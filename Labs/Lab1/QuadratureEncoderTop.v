==> flow/design.v <==
module EncoderDecoder(
	input A,
	input B,
	input clk,
	output change,
	output direction);
	reg _A, _B;
	assign change = (_A ^ A) | (_B ^ B);
	assign direction = (A ^ _B);
	always @ (posedge clk) begin
		_A = A;
		_B = B;
	end
endmodule 
module UpDownCounter #(WIDTH=8)(
	input enable,
	input dir,
	input clk,
	input reset,
	output reg [WIDTH - 1:0] count);
	always @ (posedge clk ) begin
		if (~reset) begin
			count <= 0;
		end
		if (enable) begin
			if(dir)
				count <= count + 1'b1;
			else
				count <= count - 1'b1;
		end
	end
endmodule
module EncoderDigitalFilter(
	input clk,
	input sig,  
	output reg filteredSig  
	);
	reg H2, H1, H0;  
	always @ (posedge clk) begin
		H0 <= sig;
		H1 <= H0;
		H2 <= H1;
		if((H0 & H1) || (H1 & H2) || (H2 & H0)) begin
			filteredSig <= 1'b1;	
		end
		else begin
			filteredSig <= 1'b0;
		end
	end
endmodule
module QuadratureEncoderTop #(N = 38, encCountBits = 26, precBits = 12, stp = 120218)(
	input clk,
	input reset,
	input A,
	input B,
	output Trvl,
	output FwdBck,  
	output[encCountBits - 1 : 0] encCount,
	output reg[11 : 0] inches,
	output[20 : 0] display
	);
	reg[N - 1 : 0] Fwd, MP, Bck;  
	wire _A, _B;  
	wire MvFwd, MvBck;  
	wire dir;  
	wire change;  
	EncoderDigitalFilter 			InputAFilter(.clk(clk), .sig(A), .filteredSig(_A));
	EncoderDigitalFilter 			InputBFilter(.clk(clk), .sig(B), .filteredSig(_B));
	EncoderDecoder 					QuadratureEncoder(.clk(clk), .A(_A), .B(_B), .change(change), .direction(dir));
	UpDownCounter #(encCountBits) QuadPulseCounter(.clk(clk), .reset(reset), .enable(change), .dir(dir), .count(encCount));
	seven_seg							DigitZero( .digit(inches[3:0]), .seg_out(display[6:0]));
	seven_seg							DigitOne( .digit(inches[7:4]), .seg_out(display[13:7]));
	seven_seg							DigitTwo( .digit(inches[11:8]), .seg_out(display[20:14]));
	assign MvFwd = (encCount == Fwd[N - 1 : precBits]);
	assign MvBck = (encCount == Bck[N - 1 : precBits]);
	assign Trvl = MvFwd | MvBck;
	assign FwdBck = MvFwd;
	always @(posedge clk) begin
		Fwd <= ~reset ? (stp) : (Trvl ? (FwdBck ? (Fwd + stp) : (MP) ) : (Fwd));
		MP  <= ~reset ? (0) : (Trvl ? (FwdBck ? (Fwd) : (Bck)) : (MP));
		Bck <= ~reset ? (-stp) : (Trvl ? (FwdBck ? (MP) : (Bck - stp) ) : (Bck));
		if(~reset) begin
			inches = 0;
		end
		else begin
			if(encCount == Fwd[N - 1 : precBits]) begin
				inches <= inches + 1'b1;
			end
			else if(encCount == Bck[N - 1 : precBits]) begin
				inches <= inches - 1'b1;
			end
		end
	end
endmodule
module seven_seg( 
	input[3:0] digit,  
	output reg [6:0] seg_out  
	);
	always@(digit)
		case (digit)
			4'h0 : seg_out = 7'b1000000;
			4'h1 : seg_out = 7'b1111001;
			4'h2 : seg_out = 7'b0100100;
			4'h3 : seg_out = 7'b0110000;
			4'h4 : seg_out = 7'b0011001;
			4'h5 : seg_out = 7'b0010010;
			4'h6 : seg_out = 7'b0000010;
			4'h7 : seg_out = 7'b1111000;
			4'h8 : seg_out = 7'b0000000;
			4'h9 : seg_out = 7'b0011000;
			4'hA : seg_out = 7'b0001000;
			4'hB : seg_out = 7'b0000011;
			4'hC : seg_out = 7'b1000110;
			4'hD : seg_out = 7'b0100001;
			4'hE : seg_out = 7'b0000110;
			4'hF : seg_out = 7'b0001110;
			default: seg_out = 7'b1111111;
		endcase
endmodule
* Tool chain data of QuadratureEncoderTop
Tool output for the design above, in the order of the flow.
Lines are those of the file above, counted from 1.
Cell names lack the library's common part.
Not given: n/a
- Top :: QuadratureEncoderTop
- Clock :: clk
- Standard-cell library :: sky130hd
- Timing corner :: tt_025C_1v80

* Word-level counts
Yosys after proc, flatten, opt, wreduce and memory -nomap, before mapping. Print and check cells are not counted. Equal cells are merged and count once.
Yosys's memory passes give these memory sizes; they may raise the number of words (mostly to a power of two), join words into wider ones and drop unused or constant bits.
- Bits in read-only memories :: 336
- Memories kept :: 3
- Bits in registers :: 162
- Bits of input ports :: 4
- Word width x clocked read ports :: 21
- Elaborated cells :: 59
** Memory list
- (name not given) :: depth 16, bits a word 7, rd ports 1, wr ports 0, line 100 : case (digit)
- (name not given) :: depth 16, bits a word 7, rd ports 1, wr ports 0, line 100
- (name not given) :: depth 16, bits a word 7, rd ports 1, wr ports 0, line 100
- Add/sub/neg operators :: 6
- Reductions and logical operators :: 5
- Bitwise logic cells :: 11
- Multiplexer cells :: 16
- Equal/unequal tests :: 3
** Operators with widths (number)
- 38-bit two-way mux :: 3
- 26-bit two-way mux :: 3
- 26-bit equality test :: 2
- 38-bit by 17-bit adder with 38-bit output with constant B :: 1
- 38-bit by 17-bit subtractor with 38-bit output with constant B :: 1
- 26-bit by 1-bit adder with 26-bit output with constant B :: 1
- 26-bit by 1-bit subtractor with 26-bit output with constant B :: 1
- 12-bit two-way mux :: 2
- 4-bit two-way mux :: 6
- 12-bit by 1-bit adder with 12-bit output with constant B :: 1
- 12-bit by 1-bit subtractor with 12-bit output with constant B :: 1
- 1-bit bitwise AND :: 6
- 1-bit logical OR :: 4
- 1-bit bitwise XOR :: 3
- 1-bit bitwise OR :: 2
- 2-bit by 1-bit != test with 1-bit output with constant B :: 1
- 2-bit nonzero test :: 1
- 1-bit two-way mux :: 2

* Longest topological paths
Depth = most cells in a row (Yosys ltp): at word level without a register or memory, in the mapped netlist without a sequential cell, where the memories' decode and read muxes count.
- Depth in word-level cells :: 5
- ABC_AREA :: 0
- Depth in mapped cells :: 23

* Netlist
Source: synth_stat.txt of the flow (Yosys; design flattened, memories mapped). It holds for the ABC_AREA given above (unset counts as 0); a run with the other value may have another netlist.
- Synthesis area :: 11162.0 um^2
- Mapped cells :: 1305
- Buffer cells :: 78
- Mapped flip-flops :: 180
** Cells by type
- dfxtp_1 :: number 154, total area 3.08E+03 um^2
- edfxtp_1 :: number 26, total area 780.749 um^2
- ha_1 :: number 51, total area 638.112 um^2
- nor2_1 :: number 124, total area 465.446 um^2
- xnor2_1 :: number 51, total area 446.678 um^2
- xor2_1 :: number 47, total area 411.645 um^2
- a21oi_1 :: number 80, total area 400.384 um^2
- a211oi_1 :: number 50, total area 375.36 um^2
- mux2i_1 :: number 37, total area 370.355 um^2
- o21ai_0 :: number 71, total area 355.341 um^2
- nand2_1 :: number 94, total area 352.838 um^2
- a311oi_1 :: number 20, total area 175.168 um^2
- nor3_1 :: number 34, total area 170.163 um^2
- nand3_1 :: number 32, total area 160.154 um^2
- inv_1 :: number 41, total area 153.898 um^2
- clkbuf_1 :: number 40, total area 150.144 um^2
- nand4_1 :: number 24, total area 150.144 um^2
- mux2_2 :: number 13, total area 146.39 um^2
Other cell types: 69; their cells: 316.
By module: a second synthesis without flattening, with its own total; a netlist apart from the flattened one above.
- Cell total of the unflattened synthesis :: 1299
- Area total of the unflattened synthesis :: 10433.8 um^2
Rows give one instance, submodules left out.
** Modules
- QuadratureEncoderTop :: seq. area 2462.4 um^2, instances 1, cells 931, area 7134.3 um^2
- UpDownCounter (WIDTH=26) :: seq. area 780.7 um^2, instances 1, cells 241, area 2265.9 um^2
- seven_seg :: seq. area 0.0 um^2, instances 3, cells 37, area 260.2 um^2
- EncoderDigitalFilter :: seq. area 80.1 um^2, instances 2, cells 5, area 91.3 um^2
- EncoderDecoder :: seq. area 40.0 um^2, instances 1, cells 6, area 70.1 um^2

* Timing after synthesis
OpenSTA on the mapped netlist: ideal clock, no wires. The path of least setup slack (recovery checks aside). Input and output delay are each 20% of the period. Register names are those of the netlist, which keeps one name where synthesis merged equal registers.
- Path kind :: register to register
- From :: register QuadPulseCounter.count[21]
- To :: register (no name shown)
- Stages on the path :: 22
- Arrival time :: 4.474 ns
- Clock period :: 4.52 ns
- Setup slack :: -0.084 ns
- Time at the first pin :: 0.000 ns
- Path delay :: 4.604 ns
- Path buffers :: 4
- Synthesis period reached :: 4.604 ns
"path delay" is the arrival time less input delay plus setup time.
"stages on the path": output pins that drive a net of the path, with the launching flip-flop's if there is one; two outputs of one cell count as two.
"synthesis period reached" = period - worst setup slack (recovery checks aside). The figure is calculated, with input and output delays left at 20% of the set period.
The rows between start and end are the longest chain of elaborated cells between them; the timing report does not say that the signal goes this way. Where chains are equally long, one stands for them.
Each line given opens the expression or statement behind the cell; cells for indexed reads and writes are added by Yosys, which also makes memories of some case tables.
At most two assigning lines are given for a register; there are more.
- Cells stage by stage :: edfxtp_1 > xnor2_1 > nand4_1 > nor4_2 > nand2_1 > buf_2 > buf_2 > clkbuf_1 > buf_1 > ha_1 > a21oi_1 > o2111ai_1 > o21ai_0 > nand2_1 > xor2_1 > mux2_2 > and2_1 > ha_1 > inv_1 > a41oi_1 > a31oi_1 > o211ai_1
- Cells in the longest elaborated chain :: 5
- Elaborated cells between the ends (all ways) :: 7
** RTL lines, path after synthesis
- start, declared :: line 20 : output reg [WIDTH - 1:0] count);
- start, assigned :: line 27 : count <= count + 1'b1;
- start, assigned :: line 29 : count <= count - 1'b1;
- 26-bit equality test :: line 89 : else if(encCount == Bck[N - 1 : precBits]) begin
- 12-bit two-way mux :: line 89
- 12-bit two-way mux :: line 86 : if(encCount == Fwd[N - 1 : precBits]) begin
- 4-bit two-way mux x2

* Path in the finished layout
From the final timing report of run 1: the path of least setup slack in the routed layout; clock arrival at registers is part of the times.
- Path kind :: register to register
- From :: register QuadPulseCounter.count[7]
- To :: register (no name shown)
- Path buffers :: 4
- Time at the first pin :: 0.45 ns
- Arrival time :: 4.30 ns
- Clock period :: 3.57 ns
- Stages on the path :: 20
- Setup slack :: -0.40 ns
The rows between start and end are the longest chain of elaborated cells between them; the timing report does not say that the signal goes this way. Where chains are equally long, one stands for them.
At most two assigning lines are given for a register; there are more.
- Cells stage by stage :: edfxtp_1 > xnor2_1 > nand4_1 > nor4_4 > buf_6 > nand2_8 > buf_12 > buf_16 > ha_4 > or3_1 > or3_4 > and3_4 > o22ai_2 > o211ai_1 > buf_4 > ha_4 > inv_2 > a41oi_2 > a31oi_1 > o211ai_1
- Cells in the longest elaborated chain :: 5
- Elaborated cells between the ends (all ways) :: 7
** RTL lines, path post-layout
- start, declared :: line 20 : output reg [WIDTH - 1:0] count);
- start, assigned :: line 27 : count <= count + 1'b1;
- start, assigned :: line 29 : count <= count - 1'b1;
- 26-bit equality test :: line 89 : else if(encCount == Bck[N - 1 : precBits]) begin
- 12-bit two-way mux :: line 89
- 12-bit two-way mux :: line 86 : if(encCount == Fwd[N - 1 : precBits]) begin
- 4-bit two-way mux x2

# Flow runs of QuadratureEncoderTop

QuadratureEncoderTop through Yosys and OpenROAD on sky130hd: 2 stored runs, unordered, with their settings and measured results. The constraints put input and output delay at 20% of the set period each and load the outputs with 0.01 pF.
"period reached": clock period set for the run, less the worst setup slack. It is reckoned from that one timing run; input and output delays stay at 20% of the period that was set.

* Run 1
** Files
==> flow/run.sh <==
#!/bin/bash
# the make line also repeats the synthesis and layout settings of config.mk as NAME=value (left out here)
make -C /OpenROAD-flow-scripts/flow DESIGN_CONFIG=/design/flow/config.mk WORK_HOME=/design/flow/orfs CLKGATE_MAP_FILE= finish
==> flow/config.mk <==
export PLATFORM = sky130hd
export DESIGN_NAME = QuadratureEncoderTop
export DESIGN_NICKNAME = QuadratureEncoderTop
export VERILOG_FILES = /design/flow/design.v
export SDC_FILE = /design/flow/constraint.sdc
export NUM_CORES = 4
export LEC_CHECK = 0
export CAP_MARGIN = 20
export CELL_PAD_IN_SITES_GLOBAL_PLACEMENT = 2
export CORE_MARGIN = 2
export CORE_UTILIZATION = 50
export CTS_CLUSTER_DIAMETER = 255
export GPL_TIMING_DRIVEN = 0
export MAX_ROUTING_LAYER = met4
export PLACE_DENSITY = 0.78
export SLEW_MARGIN = 20
export TNS_END_PERCENT = 60
==> flow/constraint.sdc <==
create_clock -name core_clock -period 3.57 [get_ports {clk}]
set_input_delay 0.7140 -clock core_clock [delete_from_list [all_inputs] [get_ports {clk}]]
set_output_delay 0.7140 -clock core_clock [all_outputs]
set_load 0.01 [all_outputs]
** Results
- Synthesis area :: 11162.0 um^2
- Overall die area :: 23534.6 um^2
- Std-cell area (final layout) :: 14317.5 um^2
- Final utilization :: 65.4%
- Worst slack on setup checks :: -0.402 ns
- Summed negative setup slack :: -2.947 ns
- Worst hold slack after layout :: 0.354 ns
- Period reached :: 3.972 ns

* Run 2
** Files
==> flow/run.sh <==
#!/bin/bash
# the make line also repeats the synthesis and layout settings of config.mk as NAME=value (left out here)
make -C /OpenROAD-flow-scripts/flow DESIGN_CONFIG=/design/flow/config.mk WORK_HOME=/design/flow/orfs CLKGATE_MAP_FILE= finish
==> flow/config.mk <==
export PLATFORM = sky130hd
export DESIGN_NAME = QuadratureEncoderTop
export DESIGN_NICKNAME = QuadratureEncoderTop
export VERILOG_FILES = /design/flow/design.v
export SDC_FILE = /design/flow/constraint.sdc
export NUM_CORES = 4
export LEC_CHECK = 0
export ABC_AREA = 0
export CAP_MARGIN = 20
export CELL_PAD_IN_SITES_GLOBAL_PLACEMENT = 0
export CORE_MARGIN = 2
export CORE_UTILIZATION = 62
export CTS_CLUSTER_SIZE = 56
export GPL_ROUTABILITY_DRIVEN = 0
export MAX_ROUTING_LAYER = met5
export SETUP_SLACK_MARGIN = -0.52
export SLEW_MARGIN = 20
==> flow/constraint.sdc <==
create_clock -name core_clock -period 6.57 [get_ports {clk}]
set_input_delay 1.3140 -clock core_clock [delete_from_list [all_inputs] [get_ports {clk}]]
set_output_delay 1.3140 -clock core_clock [all_outputs]
set_load 0.01 [all_outputs]
** Results
- Synthesis area :: 11162.0 um^2
- Overall die area :: 19092.3 um^2
- Std-cell area (final layout) :: 12378.1 um^2
- Final utilization :: 69.4%
- Worst slack on setup checks :: 1.655 ns
- Summed negative setup slack :: 0.000 ns
- Worst hold slack after layout :: 0.359 ns
- Period reached :: 4.915 ns
