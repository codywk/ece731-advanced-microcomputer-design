==> flow/design.v <==
module EncoderDecoder(
	input A,
	input B,
	input clk,
	output change,
	output direction);
	reg _A, _B;
	assign change = (_A ^ A) | (_B ^ B);
	assign direction = (A ^ _B);
	always @ (posedge clk) begin
		_A = A;
		_B = B;
	end
endmodule 
module EncoderPulseCounterTop #(WIDTH=8)(
	input A,
	input B,
	input clk,
	input reset,
	output [WIDTH-1:0] count);
	wire dir, enable;  
	EncoderDecoder encoder(.A(A), .B(B), .clk(clk), .change(enable), .direction(dir));
	UpDownCounter udCtr(.enable(enable), .dir(dir), .clk(clk), .reset(reset), .count(count));
endmodule
module UpDownCounter #(WIDTH=8)(
	input enable,
	input dir,
	input clk,
	input reset,
	output reg [WIDTH - 1:0] count);
	always @ (posedge clk ) begin
		if (~reset) begin
			count <= 0;
		end
		if (enable) begin
			if(dir)
				count <= count + 1'b1;
			else
				count <= count - 1'b1;
		end
	end
endmodule
# ---- From RTL to reports: EncoderPulseCounterTop
# Tool output for the design above, in the order of the flow.
# Line numbers count from 1 in the design file above.
# Operators: Yosys type, input widths -> output width; for muxes data width and select width s.
# A cell with -- has no value.
dict set report inputs {
  design {EncoderPulseCounterTop}
  clk_port {clk}
  cell_library {sky130hd}
  lib_corner {tt_025C_1v80}
}

# ---- Word-level counts
# Source: Yosys, flattened and elaborated, memories not mapped. Widths are those after wreduce. Registers that Yosys merges into a memory's read port (data or address) are not register bits. Print and check cells do not count. Equal cells are merged and count once.
dict set report bits {
  word_cells 13
  clocked_rd_ports_x_width 0
  mem_bits_rw 0
  regBits 10
  latchBits 0
  romBits 0
  n_memories 0
  output_inout_bits 8
}
dict set report classes {
  eq_ne 1
  multipliers 0
  muxes 3
  logic 4
  compare 0
  shifts 0
  add_sub_neg 2
  n_reduce_logical 0
  n_div 0
}
# op count
set op_table {}
lappend op_table {{$mux 8} 3}
lappend op_table {{$add 8x1->8 const B} 1}
lappend op_table {{$sub 8x1->8 const B} 1}
lappend op_table {{$xor 1x1->1} 3}
lappend op_table {{$ne 2x1->1 const B} 1}
lappend op_table {{$or 1x1->1} 1}

# ---- Depth
# Depth = most cells in a row (Yosys ltp): at word level without a register or memory, in the mapped netlist without a sequential cell, where the memories' decode and read muxes count.
dict set report logic_depth {
  word_depth 3
  abc_area 0
  mapped_depth 7
  ltp_nobuf 7
}

# ---- After synthesis
# Source: synth_stat.txt of the flow (Yosys; design flattened, memories mapped). It holds for the ABC_AREA given above (unset counts as 0); a run with the other value may have another netlist.
# The area totals of this step are shown rounded.
# cell count type_area_um2
set types {}
lappend types {sky130_fd_sc_hd__edfxtp_1 8 240.23}
lappend types {sky130_fd_sc_hd__xnor2_1 5 43.792}
lappend types {sky130_fd_sc_hd__dfxtp_1 2 40.038}
lappend types {sky130_fd_sc_hd__nand3_1 7 35.034}
lappend types {sky130_fd_sc_hd__mux2i_1 3 30.029}
lappend types {sky130_fd_sc_hd__a21o_1 3 22.522}
lappend types {sky130_fd_sc_hd__nand2_1 6 22.522}
lappend types {sky130_fd_sc_hd__xor2_2 1 16.266}
lappend types {sky130_fd_sc_hd__a21oi_1 3 15.014}
lappend types {sky130_fd_sc_hd__and2_1 2 12.512}
lappend types {sky130_fd_sc_hd__ha_1 1 12.512}
lappend types {sky130_fd_sc_hd__nand2b_1 2 12.512}
lappend types {sky130_fd_sc_hd__nand4_1 2 12.512}
lappend types {sky130_fd_sc_hd__nor2_1 3 11.261}
lappend types {sky130_fd_sc_hd__or4b_1 1 10.01}
lappend types {sky130_fd_sc_hd__and4_1 1 8.758}
lappend types {sky130_fd_sc_hd__o21ai_2 1 8.758}
lappend types {sky130_fd_sc_hd__o32ai_1 1 8.758}
# Other cell types: 7; their cells: 8.
dict set report synth_totals {
  seq_area_um2 280
  mapped_area_um2 610
  ff_cells 10
  cell_count 60
}
# By module: a second synthesis without flattening, with its own total; a netlist apart from the flattened one above.
dict set report unflattened {
  cells_unflattened 60
  hier_area_um2 650
}
# Rows give one instance, submodules left out.
# module n_cells seq_area_um2 instances area_um2
set modules {}
lappend modules {UpDownCounter 54 240 1 580}
lappend modules {EncoderDecoder 6 40 1 70}
lappend modules {EncoderPulseCounterTop 0 0.0 1 0.0}

# ---- Path before layout
# OpenSTA on the mapped netlist: ideal clock, no wires. The path of least setup slack (recovery checks aside). Input and output delay are each 20% of the period. Register names are those of the netlist, which keeps one name where synthesis merged equal registers.
dict set report synth_path {
  kind {input -> register}
  start {input port A}
  end {register udCtr.count[4]}
  required_time_ns 1.970
  delay_ns 1.606
  period_ns 2.23
  path_stages 7
  setup_ns 0.260
  path_slack_ns 0.179
  n_path_buf 0
  t_first_pin_ns 0.446
  arrival_ns 1.792
  input_delay_ns 0.446
  period_less_setup_slack_ns 2.051
}
# "delay_ns" is the arrival time less input delay plus setup time.
# "path_stages": output pins that drive a net of the path, with the launching flip-flop's if there is one; two outputs of one cell count as two.
# "period_less_setup_slack_ns" is the clock period less the worst setup slack; recovery checks do not enter. This is arithmetic on one report: input and output delays are still those of the set period (20% each).
# Between the ends stands the longest chain of elaborated cells between them, by number of cells; it is not shown to be the way that was timed. Of several equally long chains one is given.
# A line is the first line of the expression or statement that the cell stems from. Yosys adds cells for indexed reads and writes and turns some case tables into memories.
# At most two assigning lines are given for a register; there are more.
# Ways into the end's enable are left out, as the timed path ends at the data pin.
dict set report synth_between {
  cell_sequence {sky130_fd_sc_hd__xor2_2 -> sky130_fd_sc_hd__xnor2_1 -> sky130_fd_sc_hd__ha_1 -> sky130_fd_sc_hd__or4_1 -> sky130_fd_sc_hd__mux2i_1 -> sky130_fd_sc_hd__xnor2_1 -> sky130_fd_sc_hd__nor2_1}
  elab_chain_len 3
}
# element line
set synth_rtl {}
lappend synth_rtl {{from (decl)} 16} ;# input A,
lappend synth_rtl {{$xor 1x1->1} 9} ;# assign direction = (A ^ _B);
lappend synth_rtl {{$mux 8} 36} ;# if(dir)
lappend synth_rtl {{$mux 8} 35} ;# if (enable) begin
lappend synth_rtl {{to (assign)} 37} ;# count <= count + 1'b1;
lappend synth_rtl {{to (assign)} 39} ;# count <= count - 1'b1;
lappend synth_rtl {{to (decl)} 30} ;# output reg [WIDTH - 1:0] count);

# ---- Timing after layout
# Path of least setup slack in the final report of run A (OpenROAD, finished layout, wires in). Where an end is a register, its clock arrival counts in the times.
dict set report layout_path {
  kind {input -> register}
  start {input port A}
  end {register udCtr.count[4]}
  path_slack_ns 0.52
  path_stages 8
  period_ns 2.77
  t_first_pin_ns 0.55
  setup_ns 0.24
  n_path_buf 1
  required_time_ns 2.80
  input_delay_ns 0.55
  arrival_ns 2.28
}
# Between the ends stands the longest chain of elaborated cells between them, by number of cells; it is not shown to be the way that was timed. Of several equally long chains one is given.
# At most two assigning lines are given for a register; there are more.
# Ways into the end's enable are left out, as the timed path ends at the data pin.
dict set report layout_between {
  cell_sequence {sky130_fd_sc_hd__clkdlybuf4s50_1 -> sky130_fd_sc_hd__xor2_2 -> sky130_fd_sc_hd__xnor2_1 -> sky130_fd_sc_hd__ha_1 -> sky130_fd_sc_hd__or4_1 -> sky130_fd_sc_hd__mux2i_1 -> sky130_fd_sc_hd__xnor2_1 -> sky130_fd_sc_hd__nor2_1}
  elab_chain_len 3
}
# element line
set layout_rtl {}
lappend layout_rtl {{from (decl)} 16} ;# input A,
lappend layout_rtl {{$xor 1x1->1} 9} ;# assign direction = (A ^ _B);
lappend layout_rtl {{$mux 8} 36} ;# if(dir)
lappend layout_rtl {{$mux 8} 35} ;# if (enable) begin
lappend layout_rtl {{to (assign)} 37} ;# count <= count + 1'b1;
lappend layout_rtl {{to (assign)} 39} ;# count <= count - 1'b1;
lappend layout_rtl {{to (decl)} 30} ;# output reg [WIDTH - 1:0] count);

## Implementation results

Settings and measured results of 2 stored flow runs for module EncoderPulseCounterTop (sky130hd), not sorted in any way. The constraints put input and output delay at 20% of the set period each and load the outputs with 0.01 pF.
By "period_less_ws_ns" is meant the clock period of the run minus its worst setup slack. This is arithmetic on one report: input and output delays are still those of the set period (20% each).
"timing.worst_path_ns" is the time allowed to the run's worst setup path (the clock period less input and output delay, where it has them) less its slack. Clock arrival times count: a late capture clock shortens it, a late launch clock lengthens it.
"design_power_uw": no workload was simulated; the value follows from the tool's default switching activity.
Values from the reports are rounded here.

# run A
==> flow/run.sh <==
#!/bin/bash
# the make line also repeats the synthesis and layout settings of config.mk as NAME=value (left out here)
make -C /OpenROAD-flow-scripts/flow DESIGN_CONFIG=/design/flow/config.mk WORK_HOME=/design/flow/orfs CLKGATE_MAP_FILE= finish
==> flow/config.mk <==
export PLATFORM = sky130hd
export DESIGN_NAME = EncoderPulseCounterTop
export DESIGN_NICKNAME = EncoderPulseCounterTop
export VERILOG_FILES = /design/flow/design.v
export SDC_FILE = /design/flow/constraint.sdc
export NUM_CORES = 4
export LEC_CHECK = 0
export CAP_MARGIN = 20
export CELL_PAD_IN_SITES_DETAIL_PLACEMENT = 0
export CORE_MARGIN = 2
export CORE_UTILIZATION = 36
export CTS_CLUSTER_DIAMETER = 239
export GPL_ROUTABILITY_DRIVEN = 1
export GPL_TIMING_DRIVEN = 1
export PLACE_DENSITY = 0.39
export SETUP_SLACK_MARGIN = 0.05
export SLEW_MARGIN = 15
export TNS_END_PERCENT = 55
==> flow/constraint.sdc <==
create_clock -name core_clock -period 2.77 [get_ports {clk}]
set_input_delay 0.5540 -clock core_clock [delete_from_list [all_inputs] [get_ports {clk}]]
set_output_delay 0.5540 -clock core_clock [all_outputs]
set_load 0.01 [all_outputs]

==> run A: results <==
total_negative_slack_ns=0.000
worst_setup_slack_ns=0.52
timing.worst_path_ns=1.70
path_kind="input -> register"
synthArea_um2=610
period_less_ws_ns=2.252
dieArea_um2=2000
design_power_uw=760
finish.utilization_pct=51

# run B
==> flow/run.sh <==
#!/bin/bash
# the make line also repeats the synthesis and layout settings of config.mk as NAME=value (left out here)
make -C /OpenROAD-flow-scripts/flow DESIGN_CONFIG=/design/flow/config.mk WORK_HOME=/design/flow/orfs CLKGATE_MAP_FILE= finish
==> flow/config.mk <==
export PLATFORM = sky130hd
export DESIGN_NAME = EncoderPulseCounterTop
export DESIGN_NICKNAME = EncoderPulseCounterTop
export VERILOG_FILES = /design/flow/design.v
export SDC_FILE = /design/flow/constraint.sdc
export NUM_CORES = 4
export LEC_CHECK = 0
export CAP_MARGIN = 20
export CELL_PAD_IN_SITES_GLOBAL_PLACEMENT = 0
export CORE_MARGIN = 6
export CORE_UTILIZATION = 26
export CTS_CLUSTER_SIZE = 65
export SETUP_SLACK_MARGIN = 0.21
export SLEW_MARGIN = 20
export TNS_END_PERCENT = 45
==> flow/constraint.sdc <==
create_clock -name core_clock -period 1.42 [get_ports {clk}]
set_input_delay 0.2840 -clock core_clock [delete_from_list [all_inputs] [get_ports {clk}]]
set_output_delay 0.2840 -clock core_clock [all_outputs]
set_load 0.01 [all_outputs]

==> run B: results <==
total_negative_slack_ns=-1.3
worst_setup_slack_ns=-0.39
timing.worst_path_ns=1.81
path_kind="register -> register"
synthArea_um2=610
period_less_ws_ns=1.812
dieArea_um2=3600
design_power_uw=2100
finish.utilization_pct=51
